==> flow/design.v <==
module stopwatch(CLK_100Hz,reset,stop, ms_d, ms_g, second_d, second_g,minute_d, minute_g);
input CLK_100Hz,reset,stop;
output reg[3:0] ms_d, ms_g, second_d, second_g,minute_d, minute_g;
always @(posedge CLK_100Hz)  
begin  
  if(!reset) ms_d<=0;
  else if(stop) ms_d<=ms_d;
  else if(ms_d==9)  
    ms_d<=0;  
  else  
    ms_d<=ms_d+1;  
end  
always @(posedge CLK_100Hz)  
begin  
  if(!reset) ms_g<=0;
  else if(stop) ms_g<=ms_g;  
  else if(ms_d==9)  
    begin  
      if(ms_g==9)  
        ms_g<=0;  
      else  
        ms_g<=ms_g+1;  
    end  
  end  
assign cout_s=((ms_d==9)&&(ms_g==9))?1:0;  
always @(posedge CLK_100Hz)  
begin  
  if(!reset)  
        second_d <= 0;
  else if(stop) second_d<=second_d;  
  else if(cout_s)  
    begin  
     if(second_d==9)  
        second_d <= 0;  
     else   
        second_d <=second_d+1;  
    end  
end  
always @(posedge CLK_100Hz)  
begin  
  if(!reset)  
    second_g <= 0; 
  else if(stop) minute_g<=minute_g; 
  else if(cout_s)  
    begin  
    if(second_d==9)  
      begin  
      if(second_g==5)  
        second_g <= 0;  
      else   
        second_g<= second_g+1;  
      end  
    end  
end  
assign cout_m = ((second_d==9)&&(second_g==5))?1:0;  
always @(posedge CLK_100Hz)  
begin  
  if(!reset)  
        minute_d <= 0;  
  else if(stop) minute_d<=minute_d;
  else if(cout_m&&cout_s)  
  begin  
       if(minute_d==9)  
        minute_d <=0;  
       else  
        minute_d <= minute_d + 1;  
  end  
end  
always @(posedge CLK_100Hz)  
begin  
  if(!reset)  
        minute_g <= 0;  
  else if(stop) minute_g<=minute_g;
  else if(cout_m&&cout_s)  
  begin  
      if(minute_d==9)  
        minute_g<=minute_g+1;  
  end  
end
endmodule 
[From RTL to reports: stopwatch]
Tool output for the design above, in the order of the flow.
Lines are those of the file above, counted from 1.
A cell with - has no value.
Inputs
  design top: stopwatch
  clock port: CLK_100Hz
  library: sky130hd
  corner: tt_025C_1v80

[Elaborated design]
Counts by Yosys on the flattened word-level netlist (proc, flatten, opt, wreduce; memories kept). Register bits leave out memories and registers merged into their read ports (data or address); mux counts leave out enables and synchronous resets folded into registers. Print and check cells are left out. Cells with the same type and inputs are merged into one.
Word-level totals
  register bits: 20
  bits of input ports: 3
  output and inout port bits: 24
  cells after elaboration: 30
Operators by class
  add/sub/neg operators: 5
  equality and inequality tests: 5
  mux-type cells: 7
  bitwise operators: 1
  reduce/logical cells: 7
Operators by type and width (count)
  4-bit by 1-bit adder with 4-bit output (second input constant): 5
  4-bit two-way mux: 5
  4-bit == test (second input constant): 4
  2-bit AND reduction: 3
  4-bit by 3-bit == test with 1-bit output (second input constant): 1
  1-bit logical AND: 3
  3-bit AND reduction: 1
  1-bit two-way mux: 2
  1-bit inverter: 1

[Logic depth]
Depth = most cells in a row (Yosys ltp): at word level without a register or memory, in the mapped netlist without a sequential cell, where the memories' decode and read muxes count.
Logic depth
  depth in word-level cells: 5
  ABC_AREA: 0
  gate-level depth with buffers: 4
  gate-level depth less buffers: 4

[Synthesis result]
Yosys stat after the flow's synthesis: flattened, memories mapped to cells. It holds for the ABC_AREA given above (unset counts as 0); a run with the other value may have another netlist.
Cells by type
  sky130_fd_sc_hd__dfxtp_1: count 20, total area 400.384 um^2
  sky130_fd_sc_hd__nand2_1: count 16, total area 60.058 um^2
  sky130_fd_sc_hd__a21oi_1: count 10, total area 50.048 um^2
  sky130_fd_sc_hd__mux2i_1: count 4, total area 40.038 um^2
  sky130_fd_sc_hd__mux2_2: count 3, total area 33.782 um^2
  sky130_fd_sc_hd__nor2b_1: count 5, total area 31.28 um^2
  sky130_fd_sc_hd__buf_4: count 4, total area 30.029 um^2
  sky130_fd_sc_hd__nand3_1: count 6, total area 30.029 um^2
  sky130_fd_sc_hd__nor2_1: count 7, total area 26.275 um^2
  sky130_fd_sc_hd__xor2_1: count 3, total area 26.275 um^2
  sky130_fd_sc_hd__nand2b_1: count 4, total area 25.024 um^2
  sky130_fd_sc_hd__o21ai_0: count 5, total area 25.024 um^2
  sky130_fd_sc_hd__inv_1: count 6, total area 22.522 um^2
  sky130_fd_sc_hd__nor3b_1: count 3, total area 22.522 um^2
  sky130_fd_sc_hd__nand4_4: count 1, total area 21.27 um^2
  sky130_fd_sc_hd__nor3b_4: count 1, total area 18.768 um^2
  sky130_fd_sc_hd__and4_1: count 2, total area 17.517 um^2
  sky130_fd_sc_hd__or4_1: count 2, total area 15.014 um^2
Not listed: further types 18, cells in them 20.
Synthesis totals
  cells in the netlist: 122
  mapped area: 1043.5 um^2
  area of sequential cells: 400.4 um^2
  flip-flops: 20
  buffers: 6

[Path before layout]
OpenSTA on the mapped netlist: ideal clock, no wires. The path of least setup slack (recovery checks aside). Input and output delay are each 20% of the period. Register names are those of the netlist, which keeps one name where synthesis merged equal registers.
Timing post-synthesis
  path type: in2reg
  from: in stop
  to: reg minute_d[1]
  period: 2.45 ns
  external input delay: 0.490 ns
  library setup time: 0.071 ns
  time at the first pin: 0.490 ns
  data arrival time: 1.591 ns
  required time: 2.379 ns
  path slack: 0.789 ns
  path delay: 1.172 ns
  stages: 4
  buffers on the path: 0
  period reached after synthesis: 1.661 ns
"path delay" = arrival - input delay + setup time.
"stages": output pins that drive a net of the path, with the launching flip-flop's if there is one; two outputs of one cell count as two.
"period reached after synthesis" is the clock period less the worst setup slack; recovery checks do not enter. This is arithmetic on one report: input and output delays are still those of the set period (20% each).
Between the ends stands the longest chain of elaborated cells between them, by number of cells; it is not shown to be the way that was timed. Of several equally long chains one is given.
Each line given opens the expression or statement behind the cell; cells for indexed reads and writes are added by Yosys, which also makes memories of some case tables.
A register here has more assigning lines than the two given.
On the way, post-synthesis
  cell sequence: sky130_fd_sc_hd__and3b_1 > sky130_fd_sc_hd__nand4_4 > sky130_fd_sc_hd__or4_1 > sky130_fd_sc_hd__a21oi_1
  cells in the longest elaborated chain: 2
  elaborated cells on any way between the ends: 2
  RTL lines with such cells: 0
  those cells by class: logic: 1; reduce/logical: 1
RTL lines, path post-synthesis
  from (decl): RTL line 2  | input CLK_100Hz,reset,stop;
  1-bit inverter
  2-bit AND reduction
  to (assign): RTL line 60  | else if(stop) minute_d<=minute_d;
  to (assign): RTL line 66  | minute_d <= minute_d + 1;
  to (decl): RTL line 3  | output reg[3:0] ms_d, ms_g, second_d, second_g,minute_d, minute_g;

[Worst path after layout]
Path of least setup slack in the final report of entry A (OpenROAD, finished layout, wires in). Where an end is a register, its clock arrival counts in the times.
Timing after layout
  path type: in2reg
  from: in stop
  to: reg minute_d[1]
  period: 2.9 ns
  external input delay: 0.58 ns
  library setup time: 0.06 ns
  time at the first pin: 0.58 ns
  data arrival time: 2.25 ns
  required time: 3.14 ns
  path slack: 0.88 ns
  stages: 5
  buffers on the path: 1
Between the ends stands the longest chain of elaborated cells between them, by number of cells; it is not shown to be the way that was timed. Of several equally long chains one is given.
A register here has more assigning lines than the two given.
On the way, after layout
  cell sequence: sky130_fd_sc_hd__clkdlybuf4s50_1 > sky130_fd_sc_hd__and3b_1 > sky130_fd_sc_hd__nand4_4 > sky130_fd_sc_hd__or4_1 > sky130_fd_sc_hd__a21oi_1
  cells in the longest elaborated chain: 2
  elaborated cells on any way between the ends: 2
  RTL lines with such cells: 0
  those cells by class: logic: 1; reduce/logical: 1
RTL lines, path after layout
  from (decl): RTL line 2  | input CLK_100Hz,reset,stop;
  1-bit inverter
  2-bit AND reduction
  to (assign): RTL line 60  | else if(stop) minute_d<=minute_d;
  to (assign): RTL line 66  | minute_d <= minute_d + 1;
  to (decl): RTL line 3  | output reg[3:0] ms_d, ms_g, second_d, second_g,minute_d, minute_g;

Measured data: module stopwatch, platform sky130hd, 2 stored runs of the flow under differing settings, order arbitrary. Input and output delays are each 20% of the period that was set; the output load is 0.01 pF.
By "achieved clock period" is meant the clock period of the run minus its worst setup slack. This is arithmetic on one report: input and output delays are still those of the set period (20% each).
"worst setup path time" = time allowed to the worst setup path (clock period - input delay - output delay, where it has them) - its slack; a late launch clock adds to it, a late capture clock takes from it.
[entry A] settings: period_ns=2.9, CAP_MARGIN=20, CORE_MARGIN=2, CORE_UTILIZATION=40, SLEW_MARGIN=20
[entry A] result: chip area after synthesis (Yosys) 1043.5 um^2, die area 3033.3 um^2, standard-cell area of the final layout 1327.5 um^2, worst setup slack after layout 0.885 ns, total negative slack 0.000 ns, worst hold slack 0.506 ns, achieved clock period 2.015 ns, worst setup path time 1.44 ns, worst setup path kind in2reg
[entry B] settings: period_ns=0.909, CORE_UTILIZATION=19, PLACE_DENSITY=0.57, CORE_ASPECT_RATIO=1.86, CORE_MARGIN=6, CTS_CLUSTER_SIZE=97, CTS_CLUSTER_DIAMETER=22, CAP_MARGIN=40, SLEW_MARGIN=15, MAX_ROUTING_LAYER=met5
[entry B] result: chip area after synthesis (Yosys) 1043.5 um^2, die area 7501.1 um^2, standard-cell area of the final layout 1981.9 um^2, worst setup slack after layout -0.591 ns, total negative slack -9.706 ns, worst hold slack 0.480 ns, achieved clock period 1.500 ns, worst setup path time 1.50 ns, worst setup path kind reg2reg
