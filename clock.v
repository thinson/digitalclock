==> flow/design.v <==
module clock(CLK_1Hz, reset, select, select_enable, num, second_d, second_g, minute_d, minute_g, hour_d, hour_g, change1,change2,change3);
input CLK_1Hz,change1,change2,change3;  
input reset,select_enable;
input[2:0] select;
input[3:0] num;
output  reg[3:0] second_d, second_g, minute_d, minute_g, hour_d, hour_g;
wire   cout_s,cout_m;
always @(posedge CLK_1Hz)  
begin  
  if(!reset) second_d<=0;
  else if(select_enable&&select==3'd0)
  begin
		second_d<=num;
  end
  else if(second_d==9)  
    second_d<=0;  
  else  
    second_d<=second_d+1;  
end  
always @(posedge CLK_1Hz)  
begin  
  if(!reset) second_g<=5;
  else if(select_enable&&select==3'd1)
  begin
		second_g<=num;
  end  
  else if(second_d==9)  
    begin  
      if(second_g==5)  
        second_g<=0;  
      else  
        second_g<=second_g+1;  
    end  
  end  
assign cout_s=((second_d==9)&&(second_g==5))?1:0;  
always @(posedge CLK_1Hz)  
begin  
  if(!reset)  
        minute_d <= 9;  
  else if(select_enable&&select==3'd3)
  begin
		minute_d<=num;
  end
  else if(cout_s)  
    begin  
     if(minute_d==9)  
        minute_d <= 0;  
     else   
        minute_d <=minute_d+1;  
    end  
end  
always @(posedge CLK_1Hz)  
begin  
  if(!reset)  
    minute_g <= 5;
  else if(select_enable&&select==3'd4)
  begin
		minute_g<=num;
  end  
  else if(cout_s)  
    begin  
    if(minute_d==9)  
      begin  
      if(minute_g==5)  
        minute_g <= 0;  
      else   
        minute_g<= minute_g+1;  
      end  
    end  
end  
assign cout_m = ((minute_d==9)&&(minute_g==5))?1:0;  
always @(posedge CLK_1Hz)  
begin
  if(!reset)  
        hour_d <= 1;
  else if(select_enable&&select==3'd6)
  begin
		hour_d<=num;
  end
  else if(change1&&(hour_g>=1)&&(hour_d>=2))
  begin
		hour_d<=hour_d-2;
  end
  else if(change3&&(hour_g<=1)&&(hour_d<2))
  begin
		hour_d<=hour_d+2;
  end
  else if(cout_m&&cout_s&&!change2)  
  begin  
    if((hour_d==3)&&(hour_g==2))  
      hour_d<=0;  
    else  
       if(hour_d==9)  
        hour_d <=0;  
       else  
        hour_d <= hour_d + 1;  
  end
  else if(cout_m&&cout_s&&change2)  
  begin  
    if((hour_d==1)&&(hour_g==1))  
      hour_d<=0;  
    else  
       if(hour_d==9)  
        hour_d <=0;  
       else  
        hour_d <= hour_d + 1;  
  end  
end  
always @(posedge CLK_1Hz)  
begin  
  if(!reset)  
        hour_g <= 1; 
  else if(select_enable&&select==3'd7)
  begin
		hour_g<=num;
  end
  else if(change1&&(hour_g>=1)&&(hour_d>=2))
  begin
		hour_g<=hour_g-1;
  end
  else if(change3&&(hour_g<=1)&&(hour_d<2))
  begin
		hour_g<=hour_g+1;
  end
  else if(cout_m&&cout_s&&!change2)  
  begin
      if((hour_d==3)&&(hour_g==2))  
        hour_g <= 0;  
      else if(hour_d==9)  
        hour_g<=hour_g+1;  
  end
  else if(cout_m&&cout_s&&change2)
  begin
      if((hour_d==1)&&(hour_g==1))  
        hour_g <= 0;  
      else if(hour_d==9)  
        hour_g<=hour_g+1;  
  end
end 
endmodule
* From RTL to reports: clock
The steps from the RTL of clock to its reports follow in flow order.
Lines are those of the file above, counted from 1.
Operators: Yosys type, input widths -> output width; for muxes data width and select width s.
Library cell names are shortened.
Not given: --
- Top :: clock
- Clock :: CLK_1Hz
- Standard-cell library :: sky130hd
- Corner :: tt_025C_1v80

* Elaborated design
Counts by Yosys on the flattened word-level netlist (proc, flatten, opt, wreduce; memories kept). Register bits leave out memories and registers merged into their read ports (data or address). Print and check cells are left out. Cells with the same type and inputs are merged into one.
- Register bits after elaboration :: 24
- Input port bits :: 13
- Output and inout port bits :: 24
- Word-level cells :: 89
- Add/sub/neg operators :: 9
- Magnitude comparators :: 4
- Equality and inequality tests :: 14
- Multiplexer cells :: 30
- Reduce/logical cells :: 26
** Operators by type and width (count)
- $mux 4 :: 28
- $add 4x1->4 const B :: 6
- $logic_and 1x1->1 :: 17
- $eq 4x4->1 const B :: 3
- $reduce_bool 5->1 :: 2
- $eq 3x3->1 const B :: 3
- $reduce_bool 2->1 :: 4
- $eq 4x1->1 const B :: 2
- $eq 4x2->1 const B :: 2
- $eq 4x3->1 const B :: 2
- $sub 4x1->4 const B :: 1
- $ge 4x1->1 const B :: 1
- $le 4x1->1 const B :: 1
- $add 4x2->4 const B :: 1
- $sub 4x2->4 const B :: 1
- $ge 4x2->1 const B :: 1
- $lt 4x2->1 const B :: 1
- $eq 3x1->1 const B :: 1
- $eq 3x2->1 const B :: 1
- $logic_not 3->1 :: 1
- $reduce_and 2->1 :: 1
- $mux 1 :: 2
- $logic_not 1->1 :: 1

* Logic depth
Longest topological path by Yosys (ltp), each cell counted once; first at word level (registers and memories cut), then after technology mapping (sequential cells cut; the memories' decode and read muxes count).
- Depth in word-level cells :: 10
- ABC_AREA :: 0
- Mapped depth :: 9
- Gate-level depth less buffers :: 8

* Mapped cells and area
Yosys stat after the flow's synthesis: flattened, memories mapped to cells. It holds for the ABC_AREA given above (unset counts as 0); a run with the other value may have another netlist.
- Cells in the netlist :: 239
- Mapped area :: 1803.0 µm²
- Sequential part of the area :: 480.5 µm²
- Flip-flops :: 24
- Buffers :: 12
** Cells by type
- dfxtp_1 :: count 24, total area 480.461 µm²
- nand2_1 :: count 26, total area 97.594 µm²
- o21ai_0 :: count 18, total area 90.086 µm²
- xnor2_1 :: count 10, total area 87.584 µm²
- a21oi_1 :: count 17, total area 85.082 µm²
- ha_1 :: count 6, total area 75.072 µm²
- nor2_1 :: count 20, total area 75.072 µm²
- a211oi_1 :: count 9, total area 67.565 µm²
- inv_1 :: count 15, total area 56.304 µm²
- nand3_1 :: count 11, total area 55.053 µm²
- mux2i_1 :: count 5, total area 50.048 µm²
- nor3_1 :: count 8, total area 40.038 µm²
- and4bb_2 :: count 3, total area 37.536 µm²
- clkbuf_1 :: count 9, total area 33.782 µm²
- o221a_2 :: count 3, total area 33.782 µm²
- and2_1 :: count 5, total area 31.28 µm²
- or3_1 :: count 5, total area 31.28 µm²
- a21oi_2 :: count 3, total area 26.275 µm²
Not listed: further types 29, cells in them 42.

* Worst setup path after synthesis
Path of least setup slack by OpenSTA after synthesis, without wires, with an ideal clock, recovery checks aside; 20% of the period is set as input and as output delay. Where synthesis merged equal registers, the netlist keeps one of their names.
- Path type :: reg2reg
- Start :: register hour_g[1]
- End :: register hour_d[1]
- Period :: 2.14 ns
- Setup time :: 0.119 ns
- Time at the first pin :: 0.000 ns
- Arrival time :: 2.112 ns
- Required time :: 2.021 ns
- Path slack :: -0.091 ns
- Path delay :: 2.231 ns
- Driving pins on the path :: 8
- Buffers on the path :: 0
- Period reached after synthesis :: 2.231 ns
"path delay" = arrival - input delay + setup time.
"driving pins on the path" counts driving pins, that of a launching flip-flop among them; a cell with two outputs on the path counts twice.
"period reached after synthesis" is the clock period less the worst setup slack; recovery checks do not enter. This is arithmetic on one report: input and output delays are still those of the set period (20% each).
The rows between start and end are the longest chain of elaborated cells between them; the timing report does not say that the signal goes this way. Where chains are equally long, one stands for them.
Each line given opens the expression or statement behind the cell; cells for indexed reads and writes are added by Yosys, which also makes memories of some case tables.
A register here has more assigning lines than the two given.
- Cell sequence :: dfxtp_1 > inv_1 > ha_1 > or4b_2 > nand3_1 > and3_4 > nand2_1 > o221a_2
- Length of the longest elaborated chain :: 8
- Elaborated cells on any way between the ends :: 18
- Those cells by class :: compare: 2; eq/ne: 2; mux: 7; reduce/logical: 7
** RTL lines, path after synthesis
- start, declared :: line 6 : output  reg[3:0] second_d, second_g, minute_d, minute_g, hour_d, hour_g;
- start, assigned :: line 115 : hour_g<=num;
- start, assigned :: line 119 : hour_g<=hour_g-1;
- $eq 4x1->1 :: line 100 : if((hour_d==1)&&(hour_g==1))
- $logic_and 1x1->1 :: line 100
- $mux 4 :: line 100
- $mux 4 :: line 98 : else if(cout_m&&cout_s&&change2)
- $mux 4 :: line 88 : else if(cout_m&&cout_s&&!change2)
- $mux 4 :: line 84 : else if(change3&&(hour_g<=1)&&(hour_d<2))
- $mux 4 :: line 80 : else if(change1&&(hour_g>=1)&&(hour_d>=2))
- $mux 4 :: line 76 : else if(select_enable&&select==3'd6)
- end, assigned :: line 78 : hour_d<=num;
- end, assigned :: line 82 : hour_d<=hour_d-2;
- end, declared :: line 6

* Timing after layout
Path of least setup slack in the final report of run 1 (OpenROAD, finished layout, wires in). Where an end is a register, its clock arrival counts in the times.
- Path type :: reg2reg
- Start :: register second_d[0]
- End :: register hour_g[0]
- Period :: 2.34 ns
- Setup time :: 0.08 ns
- Time at the first pin :: 0.31 ns
- Arrival time :: 2.40 ns
- Required time :: 2.57 ns
- Path slack :: 0.17 ns
- Driving pins on the path :: 8
- Buffers on the path :: 1
The rows between start and end are the longest chain of elaborated cells between them; the timing report does not say that the signal goes this way. Where chains are equally long, one stands for them.
A register here has more assigning lines than the two given.
- Cell sequence :: dfxtp_1 > and4bb_1 > buf_4 > nand4_4 > or3_1 > a21oi_2 > o221ai_1 > a21o_1
- Length of the longest elaborated chain :: 10
- Elaborated cells on any way between the ends :: 12
- Those cells by class :: eq/ne: 1; mux: 6; reduce/logical: 5
** RTL lines, path after layout
- start, declared :: line 6 : output  reg[3:0] second_d, second_g, minute_d, minute_g, hour_d, hour_g;
- start, assigned :: line 13 : second_d<=num;
- start, assigned :: line 18 : second_d<=second_d+1;
- $eq 4x4->1 :: line 35 : assign cout_s=((second_d==9)&&(second_g==5))?1:0;
- $logic_and 1x1->1 :: line 35
- $mux 1 :: line 35
- $logic_and 1x1->1 x2 :: line 132 : else if(cout_m&&cout_s&&change2)
- $mux 4 :: line 132
- $mux 4 :: line 125 : else if(cout_m&&cout_s&&!change2)
- $mux 4 :: line 121 : else if(change3&&(hour_g<=1)&&(hour_d<2))
- $mux 4 :: line 117 : else if(change1&&(hour_g>=1)&&(hour_d>=2))
- $mux 4 :: line 113 : else if(select_enable&&select==3'd7)
- end, assigned :: line 115 : hour_g<=num;
- end, assigned :: line 119 : hour_g<=hour_g-1;
- end, declared :: line 6

Lab notebook: clock

Top module clock; platform sky130hd; tools Yosys and OpenROAD; 2 stored runs in no particular order. Input and output delays are each 20% of the period that was set; the output load is 0.01 pF.
"clock period achieved": clock period set for the run, less the worst setup slack. It is reckoned from that one timing run; input and output delays stay at 20% of the period that was set.
By "time used up by the worst setup path" is meant the share of the clock period that the worst setup path is allowed (20% is reserved at inputs, 20% at outputs), minus its slack. Clock arrival times at its registers enter into it.
"total power after layout" rests on the timing tool's default activity at the inputs, not on a simulated workload.

** Run 1
- Settings :: period_ns=2.34; CORE_UTILIZATION=51; PLACE_DENSITY_LB_ADDON=0.03; HOLD_SLACK_MARGIN=0.12; CORE_MARGIN=7; GPL_TIMING_DRIVEN=0; GPL_ROUTABILITY_DRIVEN=0; CTS_CLUSTER_SIZE=15; CAP_MARGIN=20; SLEW_MARGIN=20
- Standard-cell area of the final layout :: 2270.9 µm²
- Total power after layout :: 1.701 mW
- Utilization in the final report :: 0.675
- Worst setup slack after layout :: 0.165 ns
- Time used up by the worst setup path :: 2.17 ns
- Critical path kind :: reg2reg
- Worst-case hold slack :: 0.529 ns
- Chip area in the Yosys report :: 1803.0 µm²
- Clock period achieved :: 2.175 ns
- Die area :: 5395.6 µm²
- Sum of negative setup slack :: 0.000 ns

** Run 2
- Settings :: period_ns=2.09; CORE_UTILIZATION=55; SETUP_SLACK_MARGIN=0.33; PLACE_DENSITY_LB_ADDON=0.03; CORE_ASPECT_RATIO=1.99; ABC_AREA=0; GPL_ROUTABILITY_DRIVEN=1; CTS_CLUSTER_SIZE=56; CTS_CLUSTER_DIAMETER=161; SLEW_MARGIN=35; MIN_ROUTING_LAYER=met1; MAX_ROUTING_LAYER=met4; CAP_MARGIN=20; CORE_MARGIN=2
- Standard-cell area of the final layout :: 2681.3 µm²
- Total power after layout :: 2.393 mW
- Utilization in the final report :: 0.849
- Worst setup slack after layout :: 0.103 ns
- Time used up by the worst setup path :: 1.99 ns
- Critical path kind :: reg2reg
- Worst-case hold slack :: 0.519 ns
- Chip area in the Yosys report :: 1803.0 µm²
- Clock period achieved :: 1.987 ns
- Die area :: 3779.5 µm²
- Sum of negative setup slack :: 0.000 ns
